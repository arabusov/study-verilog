==> flow/design.v <==
module i8284(
    input wire  CLK_IN,
    input wire  RESN,
    output wire CLK_OUT,
    output wire RESET
);
reg [1:0]   clk_cntr = 0;
reg         clk_out_r = 0;
assign  CLK_OUT = clk_out_r;
always @ (posedge CLK_IN) begin
    if (clk_cntr == 2'b10) begin
        clk_cntr <= 2'b00;
        clk_out_r <= 1;
    end
    else begin
        clk_cntr <= clk_cntr + 1;
        clk_out_r <= 0;
    end
end
reg [3:0]   rst_cntr=0;
localparam [3:0] max_count = 3*4-1;
reg         rst_out_r=0;
reg [1:0]   rst_state=0;
assign RESET = rst_out_r;
always @ (posedge CLK_IN) begin
    case (rst_state)
        0: begin
            rst_out_r <= 0;
            if (~RESN)
                rst_state <= 1;
        end
        1: begin
            if (rst_cntr >= max_count) begin
                rst_state <= 2;
                rst_cntr <= 0;
                rst_out_r <= 0;
            end else begin
                rst_cntr <= rst_cntr + 1;
                rst_out_r <= 1;
            end
        end
        2: begin
            rst_out_r <= 0;
            if (RESN)
                rst_state <= 0;
        end
    endcase
end
endmodule  
* Step by step through the tools: i8284 *
Tool output for the design above, in the order of the flow.
Line numbers count from 1 in the design file above.
Cell names lack the library's common part.
The mark - stands for no value.

inputs
  design top = i8284
  clock port = CLK_IN
  library = sky130hd
  timing corner = tt_025C_1v80

* After elaboration *
Yosys after proc, flatten, opt, wreduce and memory -nomap, before mapping. Memory bits, and registers merged into a memory's read port (data or address), are not among the register bits. Print and check cells are not counted. Equal cells are merged and count once.

word-level totals
  register bits after elaboration = 10
  input bits = 2
  output and inout port bits = 2
  elaborated cells = 26

cells by class
  add/subtract/negate cells = 2
  $lt $le $gt $ge = 1
  equality and inequality tests = 6
  multiplexer cells = 7
  reductions and logical operators = 5

operators by type and width
  cell                                            count
  != test 2 bit (second input constant)           3
  parallel mux 2 bit (select 3 bit)               1
  two-way mux 2 bit                               3
  == test 2 bit (second input constant)           2
  adder 4 x 1 -> 4 bit (second input constant)    1
  >= comparator 4 bit (second input constant)     1
  AND reduction 4 bit                             1
  nonzero test 3 bit                              1
  adder 2 x 1 -> 2 bit (second input constant)    1
  == test 2 x 1 -> 1 bit (second input constant)  1
  logical NOT 2 bit                               1
  nonzero test 2 bit                              1
  OR reduction 2 bit                              1
  parallel mux 1 bit (select 2 bit)               1
  two-way mux 1 bit                               2

* Depth *
Longest topological path by Yosys (ltp), each cell counted once; first at word level (registers and memories cut), then after technology mapping (sequential cells cut; the memories' decode and read muxes count).

logic depth
  word-level depth = 3
  ABC_AREA = 0
  gate-level depth with buffers = 4
  depth with buffers taken out = 4

* Mapped cells and area *
Source: synth_stat.txt of the flow (Yosys; design flattened, memories mapped). It holds for the ABC_AREA given above (unset counts as 0); a run with the other value may have another netlist.

mapped netlist
  cells in the netlist = 35
  synthesis area = 457.9 µm²
  area of sequential cells = 270.3 µm²
  mapped flip-flops = 10
  buffer cells = 0

cell types
  cell type  count  total area (µm²)
  edfxtp_1   7      210.202
  ha_1       6      75.072
  dfxtp_1    3      60.058
  inv_1      5      18.768
  mux2_4     1      15.014
  nor2_1     4      15.014
  a211oi_2   1      12.512
  o21ai_1    2      10.01
  or3b_1     1      8.758
  xnor2_1    1      8.758
  o21a_1     1      7.507
  and2_1     1      6.256
  nand3_1    1      5.005
  nor3_1     1      5.005

* Timing after synthesis *
Source: OpenSTA report_checks on the synthesized netlist (no wires, ideal clock, input and output delay 20% of the period each), path of least setup slack; recovery checks are left aside. Register names are those of the netlist, which keeps one name where synthesis merged equal registers.

timing path after synthesis
  kind = flip-flop to flip-flop
  start point = reg rst_state[0]
  end point = reg rst_state[0]
  period = 1,440 ps
  library setup time = 320 ps
  launch time at the first pin = 0 ps
  arrival = 1,098 ps
  data required time = 1,120 ps
  path slack = 22 ps
  path delay = 1,418 ps
  driving pins on the path = 5
  path buffers = 0
  synthesis period reached = 1,418 ps

"path delay" is the arrival time less input delay plus setup time.
"driving pins on the path": output pins that drive a net of the path, with the launching flip-flop's if there is one; two outputs of one cell count as two.
"synthesis period reached" is the clock period less the worst setup slack; recovery checks do not enter. This is arithmetic on one report: input and output delays are still those of the set period (20% each).
Between the ends stands the longest chain of elaborated cells between them, by number of cells; it is not shown to be the way that was timed. Of several equally long chains one is given.
Each line given opens the expression or statement behind the cell; cells for indexed reads and writes are added by Yosys, which also makes memories of some case tables.
At most two assigning lines are given for a register; there are more.
The path ends at the enable pin of a flip-flop; only ways to that pin are counted.

between the ends, after synthesis
  cells stage by stage = edfxtp_1 inv_1 ha_1 mux2_4 a211oi_2
  length of the longest elaborated chain = 3
  elaborated cells on any way between the ends = 8
  RTL lines with such cells = 1
  those cells by class = 5 x eq/ne; 3 x reduce/logical

ends and longest elaborated chain, after synthesis
  element              line  text
  from (decl)          23    reg [1:0]   rst_state=0;
  from (assign)        30    rst_state <= 1;
  from (assign)        34    rst_state <= 2;
  == test 2 bit        26    case (rst_state)
  nonzero test 3 bit   -
  AND reduction 4 bit  -
  to (assign)          30
  to (assign)          34
  to (decl)            23

* Timing after layout *
From the final timing report of flow run 1: the path of least setup slack in the routed layout; clock arrival at registers is part of the times.
The report prints the path's times to 10 ps; the period is as set.

timing path post-layout
  kind = flip-flop to flip-flop
  start point = reg rst_state[0]
  end point = reg rst_state[0]
  period = 1,790 ps
  library setup time = 300 ps
  launch time at the first pin = 250 ps
  arrival = 1,480 ps
  data required time = 1,740 ps
  path slack = 260 ps
  driving pins on the path = 5
  path buffers = 0

Between the ends stands the longest chain of elaborated cells between them, by number of cells; it is not shown to be the way that was timed. Of several equally long chains one is given.
At most two assigning lines are given for a register; there are more.
The path ends at the enable pin of a flip-flop; only ways to that pin are counted.

between the ends, post-layout
  cells stage by stage = edfxtp_1 inv_1 ha_1 mux2_4 a211oi_2
  length of the longest elaborated chain = 3
  elaborated cells on any way between the ends = 8
  RTL lines with such cells = 1
  those cells by class = 5 x eq/ne; 3 x reduce/logical

ends and longest elaborated chain, post-layout
  element              line  text
  from (decl)          23    reg [1:0]   rst_state=0;
  from (assign)        30    rst_state <= 1;
  from (assign)        34    rst_state <= 2;
  == test 2 bit        26    case (rst_state)
  nonzero test 3 bit   -
  AND reduction 4 bit  -
  to (assign)          30
  to (assign)          34
  to (decl)            23

==> results <==
Stored flow runs of i8284 (2 of them; Yosys, OpenROAD, sky130hd). They differ in their settings and are not a sequence. Constraints: input delay and output delay 20% of the set period each, output load 0.01 pF.
"achieved period" is the run's clock period less its worst setup slack. It is reckoned from that one timing run; input and output delays stay at 20% of the period that was set.
"time on the worst setup path" = time allowed to the worst setup path (clock period - input delay - output delay, where it has them) - its slack; a late launch clock adds to it, a late capture clock takes from it.
By "total power of the final layout" is meant OpenSTA's value without simulated activity: inputs other than the clock are taken to toggle once in ten clock periods, and the tool carries that through the logic.
"time on the worst setup path" is given in steps of 10 ps.
Settings: . = not set for that run.

item                                   flow run 1              flow run 2
period_ns                              1.79                    2.57
CORE_UTILIZATION                       45                      35
SETUP_SLACK_MARGIN                     0.11                    0.07
PLACE_DENSITY_LB_ADDON                 0.16                    0.29
CTS_CLUSTER_SIZE                       13                      .
SLEW_MARGIN                            25                      20
MIN_ROUTING_LAYER                      met2                    .
MAX_ROUTING_LAYER                      met5                    .
CAP_MARGIN                             20                      20
CORE_MARGIN                            2                       2
CELL_PAD_IN_SITES_DETAIL_PLACEMENT     .                       2
GPL_TIMING_DRIVEN                      .                       0
GPL_ROUTABILITY_DRIVEN                 .                       0
time on the worst setup path (ps)      1,530                   1,140
worst setup path type                  flip-flop to flip-flop  input port to flip-flop
total negative setup slack (ps)        0                       0
achieved period (ps)                   1,528                   1,653
final design utilization (%)           57.0                    42.6
setup slack of the worst path (ps)     262                     917
standard-cell area after layout (µm²)  533.0                   533.0
Yosys chip area after synthesis (µm²)  457.9                   457.9
worst-case hold slack (ps)             426                     415
die outline area (µm²)                 1,288.8                 1,613.6
total power of the final layout (W)    0.0009634               0.0006893
